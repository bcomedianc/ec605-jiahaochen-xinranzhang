==> flow/design.v <==
module ProgramCounter(PC, clk, rst, Uncondbranch, Branch, Zero, instruction);
    parameter BITSIZE = 64;
    input clk, rst, Uncondbranch, Branch, Zero;
    input [31:0] instruction;
    reg flag;
    reg [63:0] address, PCmid;
    output reg [BITSIZE-1:0] PC;
    always@(Uncondbranch, Branch, Zero)
    flag = (Uncondbranch | (Branch & Zero));
    always @(posedge clk, posedge rst)
    begin
        if ( rst )
        begin
            PCmid = 0;
            address=0;
        end
        else if ( flag )
        begin
            if (Uncondbranch)
                address=$signed(instruction[20:0]);
            else
                address=$signed(instruction[20:5]);
            PCmid = PCmid + address;
        end
        else
            PCmid = PCmid + 1;
    end
    always@(negedge clk)
    PC = PCmid;
endmodule
; Reports on ProgramCounter
; What the tools print for ProgramCounter, step after step.
; Lines are those of the file above, counted from 1.
; Cell names lack the library's common part.
; A cell with - has no value.
[design]
design = ProgramCounter
clock_port = clk
library = sky130hd
pvt_corner = tt_025C_1v80

; Word level
; Yosys after proc, flatten, opt, wreduce and memory -nomap, before mapping. Enables and synchronous resets that opt folds into registers are not counted as muxes. Memory bits, and registers merged into a memory's read port (data or address), are not among the register bits. Print and check cells are not counted. Equal cells are merged and count once.
[bits]
register_bits = 128
input_bits = 37
out_inout_bits = 64
[classes]
muxes = 3
n_addsub = 2
bitwise = 2
[op_table]
columns = cell, n
row1 = 64-bit 2-to-1 mux, 2
row2 = 64-bit by 1-bit adder with 64-bit output (second input constant), 1
row3 = 64-bit adder, 1
row4 = 20-bit 2-to-1 mux, 1
row5 = 1-bit bitwise AND, 1
row6 = 1-bit bitwise OR, 1

; Logic depth
; Yosys ltp: most cells in a row. Word level: on the elaborated netlist, between registers, memories and ports. Mapped: between sequential cells and ports; inverters and the memories' decode and read muxes count.
[logic_depth]
ltp_word = 5
ABC_AREA = 0
depth_mapped = 15

; Synthesis result
; Source: synth_stat.txt of the flow (Yosys; design flattened, memories mapped). It holds for the ABC_AREA given above (unset counts as 0); a run with the other value may have another netlist.
[types]
columns = type, n
row1 = dfrtp_1, 64
row2 = dfxtp_1, 64
row3 = xnor2_1, 56
row4 = a21oi_1, 53
row5 = ha_1, 20
row6 = nor2_1, 65
row7 = nand2_1, 63
row8 = nand3_1, 40
row9 = o21ai_0, 30
row10 = nor4_1, 20
row11 = a22o_1, 14
row12 = clkbuf_1, 30
row13 = inv_1, 28
row14 = xor2_1, 12
row15 = mux2i_1, 10
row16 = nand4_1, 16
row17 = clkbuf_8, 7
row18 = a31oi_1, 14
; Not listed: further types 72, cells in them 192.
[synth_totals]
n_buf = 48
cell_count = 798
flip_flops = 128
mapped_area_um2 = 7221.9

; 2 stored runs of ProgramCounter in the flow (synthesis by Yosys, layout by OpenROAD, sky130hd cells), in arbitrary order. Constraints: input delay and output delay 20% of the set period each, output load 0.01 pF.
; "achieved_clock_period_ps" means the clock period less the worst setup slack. The figure is calculated, with input and output delays left at 20% of the set period.

[run A: settings]
period_ns = 3.46
CORE_UTILIZATION = 23
SETUP_SLACK_MARGIN = 0.83
PLACE_DENSITY = 0.69
CORE_MARGIN = 10
TNS_END_PERCENT = 70
GPL_TIMING_DRIVEN = 1
GPL_ROUTABILITY_DRIVEN = 1
MIN_ROUTING_LAYER = met1
MAX_ROUTING_LAYER = met4
CAP_MARGIN = 20
SLEW_MARGIN = 20
[run A: results]
die_area_um2 = 38887.8
final_hold_ws_ps = 532
final_setup_tns_ps = 0
synth_area_um2 = 7221.9
timing.setup.ws_ps = 17
achieved_clock_period_ps = 3443
finish.utilization_pct = 40.0

[run B: settings]
period_ns = 3.07
CORE_UTILIZATION = 41
SETUP_SLACK_MARGIN = -0.22
ABC_AREA = 0
GPL_TIMING_DRIVEN = 0
CTS_CLUSTER_SIZE = 81
CTS_CLUSTER_DIAMETER = 329
CAP_MARGIN = 20
CORE_MARGIN = 2
SLEW_MARGIN = 20
[run B: results]
die_area_um2 = 18692.4
final_hold_ws_ps = 517
final_setup_tns_ps = -10533
synth_area_um2 = 7221.9
timing.setup.ws_ps = -301
achieved_clock_period_ps = 3371
finish.utilization_pct = 61.0
